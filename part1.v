==> flow/design.v <==
module part1(SW, KEY, LEDR);
	input [9:0]SW;
	input [0:0]KEY;
	output [7:0]LEDR;
	wire RotateRight;
	wire [7:0]DATA_IN;
	wire ParallelLoadn;
	wire clock;
	wire [7:0]Q;
	assign DATA_IN[7:0] = SW[7:0];
	assign RotateRight = SW[8];
	assign ParallelLoadn = SW[9];
	assign clock = KEY[0];
	assign LEDR = Q;
	sub_circuit i0(Q[1], Q[7], RotateRight, DATA_IN[0], ParallelLoadn, clock, Q[0]);
	sub_circuit i1(Q[2], Q[0], RotateRight, DATA_IN[1], ParallelLoadn, clock, Q[1]);
	sub_circuit i2(Q[3], Q[1], RotateRight, DATA_IN[2], ParallelLoadn, clock, Q[2]);
	sub_circuit i3(Q[4], Q[2], RotateRight, DATA_IN[3], ParallelLoadn, clock, Q[3]);
	sub_circuit i4(Q[5], Q[3], RotateRight, DATA_IN[4], ParallelLoadn, clock, Q[4]);
	sub_circuit i5(Q[6], Q[4], RotateRight, DATA_IN[5], ParallelLoadn, clock, Q[5]);
	sub_circuit i6(Q[7], Q[5], RotateRight, DATA_IN[6], ParallelLoadn, clock, Q[6]);
	sub_circuit i7(Q[0], Q[6], RotateRight, DATA_IN[7], ParallelLoadn, clock, Q[7]);
endmodule
module sub_circuit(left, right, LoadLeft, D, loadn, clock, Q);
	input right, left, LoadLeft, D, loadn, clock;
	output Q;
	wire z1, z2, z3;
	mux_1bit_2to1 mux1(right, left, LoadLeft, z1);
	mux_1bit_2to1 mux2(D, z1, loadn, z2);
	D_ff ff(z2, clock, Q);
endmodule
module mux_1bit_2to1(X,Y,s,M);
   input X,Y;
   input s;
   output M;
   assign M = (~s & X) | (s & Y);
endmodule
module D_ff(D, clk, Q);
	input D, clk;
	output Q;
	reg Q;
	always@(posedge clk)
		Q <= D;
endmodule
-- From RTL to reports: part1
The steps from the RTL of part1 to its reports follow in flow order.
Line numbers count from 1 in the design file above.
Operators carry their Yosys type and port widths (W data, S select, Z words).
Library cell names are shortened.
A cell with - has no value.
- design top: part1
- clock: KEY
- library: sky130hd
- timing corner: tt_025C_1v80

-- After elaboration
Yosys after proc, flatten, opt, wreduce and memory -nomap, before mapping. Enables and synchronous resets that opt folds into registers are not counted as muxes. Memory bits, and registers merged into a memory's read port (data or address), are not among the register bits. Print and check cells are not counted. Equal cells are merged and count once.
- output and inout bits: 8
- noted bits in registers: 8
- bitwise logic cells: 50
- operators by type and width (kind ; count):
    $and A1 B1 Y1 ; 32
    $or A1 B1 Y1 ; 16
    $not A1 Y1 ; 2

-- Logic depth
Depth = most cells in a row (Yosys ltp): at word level without a register or memory, in the mapped netlist without a sequential cell, where the memories' decode and read muxes count.
- depth after elaboration: 5
- ABC_AREA at 0
- gate-level depth with buffers at 4
- depth with buffers taken out: 2

-- Mapped cells and area
Yosys stat after the flow's synthesis: flattened, memories mapped to cells. It holds for the ABC_AREA given above (unset counts as 0); a run with the other value may have another netlist.
The area totals of this step are shown rounded.
- sequential part of the area: 160.2 µm²
- buffers at 11
- mapped cells at 43
- cell area after synthesis at 404.1 µm²
- noted flip-flop cells: 8
- cells by type (type ; count ; total area (µm²)):
    dfxtp_1 ; 8 ; 160.154
    mux2i_1 ; 8 ; 80.077
    buf_4 ; 9 ; 67.565
    a21oi_1 ; 7 ; 35.034
    nor2_1 ; 8 ; 30.029
    buf_6 ; 2 ; 22.522
    a21oi_2 ; 1 ; 8.758
The figures by module come from a second, unflattened synthesis with its own total; it is not the netlist above.
- cell total of the unflattened synthesis at 24
- noted area (unflattened synthesis): 400.4 µm²
Rows give one instance, submodules left out.
- modules (module ; instances ; area (µm²) ; cells):
    mux_1bit_2to1 ; 16 ; 15.0 ; 1
    D_ff ; 8 ; 20.0 ; 1
    part1 ; 1 ; 0.0 ; 0
    sub_circuit ; 8 ; 0.0 ; 0

-- Worst setup path after synthesis
Path of least setup slack by OpenSTA after synthesis, without wires, with an ideal clock, recovery checks aside; 20% of the period is set as input and as output delay. Where synthesis merged equal registers, the netlist keeps one of their names.
- path type: input -> register
- from: input SW[9]
- to: register i1.ff.Q
- time at the first pin at 0.170 ns
- buffers on the path: 2
- required time at 0.730 ns
- noted stages: 4
- noted path slack: 0.148 ns
- arrival time: 0.582 ns
- path delay: 0.530 ns
- input delay: 0.170 ns
- clock period: 0.848 ns
- period reached after synthesis: 0.7 ns
"path delay" is the arrival time less input delay plus setup time.
"stages" counts driving pins, that of a launching flip-flop among them; a cell with two outputs on the path counts twice.
"period reached after synthesis" = period - worst setup slack (recovery checks aside). The figure is calculated, with input and output delays left at 20% of the set period.
The rows between start and end are the longest chain of elaborated cells between them; the timing report does not say that the signal goes this way. Where chains are equally long, one stands for them.
A line is the first line of the expression or statement that the cell stems from. Yosys adds cells for indexed reads and writes and turns some case tables into memories.
- path through: buf_4 buf_6 nor2_1 a21oi_2
- noted length of the longest elaborated chain: 3
- RTL lines, path after synthesis (what ; RTL line ; source):
    start: declaration ; 2 ; input [9:0]SW;
    $not A1 Y1 ; 36 ; assign M = (~s & X) | (s & Y);
    $and A1 B1 Y1 ; 36 ;
    $or A1 B1 Y1 ; 36 ;
    end: assignment ; 43 ; Q <= D;
    end: declaration ; 40 ; output Q;

-- Timing after layout
Path of least setup slack in the final report of job 1 (OpenROAD, finished layout, wires in). Where an end is a register, its clock arrival counts in the times.
- path type: register -> output
- from: register i4.ff.Q
- to: output LEDR[4]
- time at the first pin at 0.25 ns
- clock period: 0.909 ns
- arrival time: 0.70 ns
- required time at 0.73 ns
- noted stages: 2
- buffers on the path: 1
- noted path slack: 0.03 ns
- path through: dfxtp_1 buf_2
- noted length of the longest elaborated chain: 0
- RTL lines, path after layout (what ; RTL line ; source):
    start: declaration ; 40 ; output Q;
    start: assignment ; 43 ; Q <= D;
    end: declaration ; 4 ; output [7:0]LEDR;

==> runs of part1 <==
Settings and measured results of 2 stored flow runs for module part1 (sky130hd), not sorted in any way. The constraints put input and output delay at 20% of the set period each and load the outputs with 0.01 pF.
By "achieved period" is meant the clock period of the run minus its worst setup slack. This is arithmetic on one report: input and output delays are still those of the set period (20% each).
"power consumption" rests on the timing tool's default activity at the inputs, not on a simulated workload.
Measured values are rounded.

Job 1
Settings were period_ns = 0.909; CORE_UTILIZATION = 29; CELL_PAD_IN_SITES_GLOBAL_PLACEMENT = 1; TNS_END_PERCENT = 5; GPL_ROUTABILITY_DRIVEN = 1; CAP_MARGIN = 20; MAX_ROUTING_LAYER = met5; CORE_MARGIN = 2; SLEW_MARGIN = 20
- standard-cell area of the final layout at 608.1 µm²
- noted the setup slack of the worst path: 0.027 ns
- full die area at 1708 µm²
- utilization after layout: 46.7 %
- noted the power consumption: 953.3 uW
- achieved period at 0.882 ns
- cell area after synthesis at 404.1 µm²

Job 2
Settings were period_ns = 0.677; CORE_UTILIZATION = 44; SETUP_SLACK_MARGIN = 0.18; PLACE_DENSITY_LB_ADDON = 0.16; CELL_PAD_IN_SITES_GLOBAL_PLACEMENT = 3; ABC_AREA = 0; GPL_ROUTABILITY_DRIVEN = 1; CTS_CLUSTER_SIZE = 18; CTS_CLUSTER_DIAMETER = 350; SLEW_MARGIN = 0; CAP_MARGIN = 20; CORE_MARGIN = 2
- stopped before the end: floorplanning reported PDN-0185
